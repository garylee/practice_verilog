==> flow/design.v <==
`timescale 1ns/100ps
module dut #(parameter N = 8) (
    input  logic clk, 
    input  logic rst_n,
    input  logic [N-1:0] a,
    input  logic [N-1:0] b,
    output logic [N-1:0] c_signed,
    output logic         ov_signed,
    output logic         uv_signed,
    output logic [N-1:0] c_unsigned,
    output logic         ov_unsigned,
    output logic         uv_unsigned,
    output logic [N-1:0] c_signed_sat,
    output logic         ov_signed_sat,
    output logic         uv_signed_sat,
    output logic [N-1:0] c_unsigned_sat,
    output logic         ov_unsigned_sat,
    output logic         uv_unsigned_sat
);
    logic [N-1:0] op_a;
    logic [N-1:0] op_b;
    op_add #(.N(N), .SIGNED(0), .SATURATE(0)) u_op_add_unsigned (
        .a     (op_a),
        .b     (op_b),
        .result(c_unsigned),
        .ov    (ov_unsigned),
        .uv    (uv_unsigned) 
    );
    op_add #(.N(N), .SIGNED(1), .SATURATE(0)) u_op_add_signed (
        .a     (op_a),
        .b     (op_b),
        .result(c_signed),
        .ov    (ov_signed),
        .uv    (uv_signed) 
    );
    op_add #(.N(N), .SIGNED(1), .SATURATE(1)) u_op_add_signed_sat (
        .a     (op_a),
        .b     (op_b),
        .result(c_signed_sat),
        .ov    (ov_signed_sat),
        .uv    (uv_signed_sat) 
    );
    op_add #(.N(N), .SIGNED(0), .SATURATE(1)) u_op_add_unsigned_sat (
        .a     (op_a),
        .b     (op_b),
        .result(c_unsigned_sat),
        .ov    (ov_unsigned_sat),
        .uv    (uv_unsigned_sat) 
    );
    always_ff @(posedge clk or negedge rst_n) begin
    if (!rst_n) begin
        op_a <= '0;
        op_b <= '0;
    end else begin
        op_a <= a;
        op_b <= b;
    end
end 
endmodule
module op_add #(
    parameter N        = 16,
    parameter SATURATE = 1,
    parameter SIGNED   = 1
) (
    input  logic [N-1:0]  a,
    input  logic [N-1:0]  b,
    output logic [N-1:0]  result,
    output logic          ov,
    output logic          uv
);
    generate
        if (SIGNED) begin : gen_signed
            logic signed [N:0] sum_ext;   
            always_comb begin
                sum_ext = $signed(a) + $signed(b);
                if (sum_ext[N] != sum_ext[N-1]) begin
                    if (~sum_ext[N]) begin
                        ov = 1'b1;
                        uv = 1'b0;
                        if (SATURATE)
                            result = {1'b0, {(N-1){1'b1}}};   
                        else
                            result = sum_ext[N-1:0];
                    end else begin
                        ov = 1'b0;
                        uv = 1'b1;
                        if (SATURATE)
                            result = {1'b1, {(N-1){1'b0}}};   
                        else
                            result = sum_ext[N-1:0];
                    end
                end else begin
                    ov     = 1'b0;
                    uv     = 1'b0;
                    result = sum_ext[N-1:0];
                end
            end
        end else begin : gen_unsigned
            logic [N:0] sum_ext;   
            always_comb begin
                sum_ext = {1'b0, a} + {1'b0, b};
                if (sum_ext[N]) begin
                    ov = 1'b1;
                    uv = 1'b0;   
                    if (SATURATE)
                        result = {N{1'b1}};   
                    else
                        result = sum_ext[N-1:0];
                end else begin
                    ov     = 1'b0;
                    uv     = 1'b0;
                    result = sum_ext[N-1:0];
                end
            end
        end
    endgenerate
endmodule
Reports on dut
Tool output for the design above, in the order of the flow.
Lines are those of the file above, counted from 1.
Operators: Yosys type, input widths -> output width; for muxes data width and select width s.
Cell names lack the library's common part.
{ "setup": {"top_module": "dut", "clk_port": "clk", "library": "sky130hd", "corner": "tt_025C_1v80"} }

After elaboration
Yosys after proc, flatten, opt, wreduce and memory -nomap, before mapping. Enables and synchronous resets that opt folds into registers are not counted as muxes. Memory bits, and registers merged into a memory's read port (data or address), are not among the register bits. Print and check cells are not counted.
{ "bits": {"wordCells": 13, "romBits": 0, "out_inout_bits": 40, "reg_bits": 16, "n_memories": 0, "clocked_rd_ports_x_width": 0, "input_bits": 18, "mem_bits_rw": 0, "latch_bits": 0} }
{ "classes": {"addsub": 2, "n_eq": 1, "n_logic": 0, "compare": 0, "mux": 8, "shifts": 0, "mul": 0, "n_div": 0, "reduce_and_logical": 0} }
{ "op_table": {"columns": ["cell", "n"], "rows": [
  ["$mux 8", 3],
  ["$add 8x8->9", 2],
  ["$mux 1", 5],
  ["$ne 1x1->1", 1]
]} }

Logic depth
Longest topological path by Yosys (ltp), each cell counted once; first at word level (registers and memories cut), then after technology mapping (sequential cells cut; the memories' decode and read muxes count).
{ "logic_depth": {"ltp_word": 3, "abc_area": 0, "ltp_mapped": 9, "ltp_nobuf": 8} }

Netlist
The flow's flattened synthesis, as Yosys stat reports it; memories are mapped. The netlist is that of the ABC_AREA named above (0 if unset); the other value can give another one.
{ "synth_totals": {"sequential_area_um2": 400.4, "cells": 119, "n_buf": 16, "ffs": 16, "synth_area_um2": 1166.1} }
{ "types": {"columns": ["type", "n", "type_area_um2"], "rows": [
  ["dfrtp_1", 16, 400.384],
  ["ha_1", 10, 125.12],
  ["buf_4", 13, 97.594],
  ["a21oi_1", 10, 50.048],
  ["xnor2_1", 5, 43.792],
  ["a31oi_4", 2, 42.541],
  ["nand2_1", 10, 37.536],
  ["inv_1", 9, 33.782],
  ["nor2_1", 8, 30.029],
  ["nand3_1", 5, 25.024],
  ["buf_6", 2, 22.522],
  ["a211oi_4", 1, 20.019],
  ["fa_1", 1, 20.019],
  ["o21ai_2", 2, 17.517],
  ["a21oi_4", 1, 16.266],
  ["a21o_1", 2, 15.014],
  ["o2111ai_2", 1, 15.014],
  ["o21a_1", 2, 15.014]
]} }
Not listed: further types 16, cells in them 19.
The figures by module come from a second, unflattened synthesis with its own total; it is not the netlist above.
{ "unflattened": {"cells_unflattened": 213, "hier_area_um2": 1969.4} }
Each row is one instance without its submodules.
{ "by_module": {"columns": ["module", "instances", "mod_seq_area_um2", "area_um2", "n_cells"], "rows": [
  ["op_add", 1, 0.0, 455.4, 56],
  ["dut", 1, 400.4, 400.4, 16],
  ["op_add", 1, 0.0, 399.1, 51],
  ["op_add", 1, 0.0, 379.1, 46],
  ["op_add", 1, 0.0, 335.3, 44]
]} }

Worst setup path after synthesis
OpenSTA on the mapped netlist: ideal clock, no wires. The path of least setup slack (recovery checks aside). Input and output delay are each 20% of the period. Register names are those of the netlist, which keeps one name where synthesis merged equal registers.
{ "synth_timing": {"path_type": "register to output", "from": "register op_a[0]", "to": "output c_signed_sat[0]", "path_slack_ns": 1.445, "t_first_pin_ns": 0.000, "arrival_time_ns": 2.307, "path_buffers": 1, "required_ns": 3.752, "path_stages": 10, "output_delay_ns": 0.938, "path_delay_ns": 2.307, "period_ns": 4.69, "synth_period_reached_ns": 3.245} }
"path_delay_ns" = arrival - input delay + setup time.
A path that ends at an output port has no setup time.
"path_stages": output pins that drive a net of the path, with the launching flip-flop's if there is one; two outputs of one cell count as two.
"synth_period_reached_ns" is the clock period less the worst setup slack; recovery checks do not enter. This is arithmetic on one report: input and output delays are still those of the set period (20% each).
The rows between start and end are the longest chain of elaborated cells between them; the timing report does not say that the signal goes this way. Where chains are equally long, one stands for them.
Each line given opens the expression or statement behind the cell; cells for indexed reads and writes are added by Yosys, which also makes memories of some case tables.
{ "synth_via": {"path_cell_list": "dfrtp_1 -> ha_1 -> fa_1 -> a211oi_4 -> o211ai_2 -> nand2_1 -> ha_1 -> clkbuf_1 -> a21oi_4 -> a21oi_1", "elab_chain_cells": 3, "cone_cells": 4, "cone_lines": 3, "cone_classes": "add/sub: 1; eq/ne: 1; mux: 2"} }
{ "synth_lines": {"columns": ["item", "line", "rtl"], "rows": [
  ["from (decl)", 20, "logic [N-1:0] op_a;"],
  ["from (assign)", 52, "op_a <= '0;"],
  ["from (assign)", 55, "op_a <= a;"],
  ["$add 8x8->9", 75, "sum_ext = $signed(a) + $signed(b);"],
  ["$mux 8", 77, "if (~sum_ext[N]) begin"],
  ["$mux 8", 76, "if (sum_ext[N] != sum_ext[N-1]) begin"],
  ["to (decl)", 13, "output logic [N-1:0] c_signed_sat,"]
]} }

Timing after layout
Path of least setup slack in the final report of job 2 (OpenROAD, finished layout, wires in). Where an end is a register, its clock arrival counts in the times.
{ "layout_timing": {"path_type": "register to output", "from": "register op_b[4]", "to": "output c_signed_sat[5]", "path_buffers": 4, "required_ns": 2.00, "arrival_time_ns": 2.61, "output_delay_ns": 0.50, "path_slack_ns": -0.61, "t_first_pin_ns": 0.24, "period_ns": 2.5, "path_stages": 12} }
The rows between start and end are the longest chain of elaborated cells between them; the timing report does not say that the signal goes this way. Where chains are equally long, one stands for them.
{ "layout_via": {"path_cell_list": "dfrtp_1 -> ha_1 -> buf_6 -> or3_4 -> a31oi_4 -> xor2_1 -> ha_1 -> clkbuf_8 -> a21oi_4 -> buf_6 -> a21oi_2 -> buf_2", "elab_chain_cells": 3, "cone_cells": 4, "cone_lines": 3, "cone_classes": "add/sub: 1; eq/ne: 1; mux: 2"} }
{ "layout_lines": {"columns": ["item", "line", "rtl"], "rows": [
  ["from (decl)", 21, "logic [N-1:0] op_b;"],
  ["from (assign)", 53, "op_b <= '0;"],
  ["from (assign)", 56, "op_b <= b;"],
  ["$add 8x8->9", 75, "sum_ext = $signed(a) + $signed(b);"],
  ["$mux 8", 77, "if (~sum_ext[N]) begin"],
  ["$mux 8", 76, "if (sum_ext[N] != sum_ext[N-1]) begin"],
  ["to (decl)", 13, "output logic [N-1:0] c_signed_sat,"]
]} }

==> results <==
Measured results for dut: 2 stored runs of the Yosys and OpenROAD flow on sky130hd. The settings differ; the order carries no meaning. The constraints put input and output delay at 20% of the set period each and load the outputs with 0.01 pF.
"achieved_clock_period_ns": clock period set for the run, less the worst setup slack. It is reckoned from that one timing run; input and output delays stay at 20% of the period that was set.
"worst_path_ns" means the part of the period allowed to the worst setup path (the constraints hold back 20% at inputs and 20% at outputs) less its slack; where the path has registers, the arrival times of their clocks count too.
By "design_power_mw" is meant OpenSTA's value without simulated activity: inputs other than the clock are taken to toggle once in ten clock periods, and the tool carries that through the logic.
[
  {
    "run": "job 1",
    "settings": { "period_ns": 3.2, "CORE_UTILIZATION": 54, "SETUP_SLACK_MARGIN": 0.07, "PLACE_DENSITY": 0.94, "TNS_END_PERCENT": 85, "CTS_CLUSTER_DIAMETER": 183, "SLEW_MARGIN": 30, "CAP_MARGIN": 20, "CORE_MARGIN": 2 },
    "outcome": "no final report: routing broke off with DPL-0038"
  },
  {
    "run": "job 2",
    "settings": { "period_ns": 2.5, "CORE_UTILIZATION": 21, "SETUP_SLACK_MARGIN": 0.45, "PLACE_DENSITY_LB_ADDON": 0.18, "CELL_PAD_IN_SITES_GLOBAL_PLACEMENT": 2, "CELL_PAD_IN_SITES_DETAIL_PLACEMENT": 2, "TNS_END_PERCENT": 45, "GPL_TIMING_DRIVEN": 0, "GPL_ROUTABILITY_DRIVEN": 0, "CAP_MARGIN": 20, "CORE_MARGIN": 2, "SLEW_MARGIN": 20 },
    "results": { "die_footprint_um2": 6165.4, "utilization_pct": 40.3, "design_power_mw": 1.332, "synthArea_um2": 1166.1, "tns_setup_ns": -9.611, "setup_worst_slack_ns": -0.611, "finalCellArea_um2": 2192.1, "achieved_clock_period_ns": 3.111, "worst_path_ns": 2.61, "path_kind": "register to output" }
  }
]
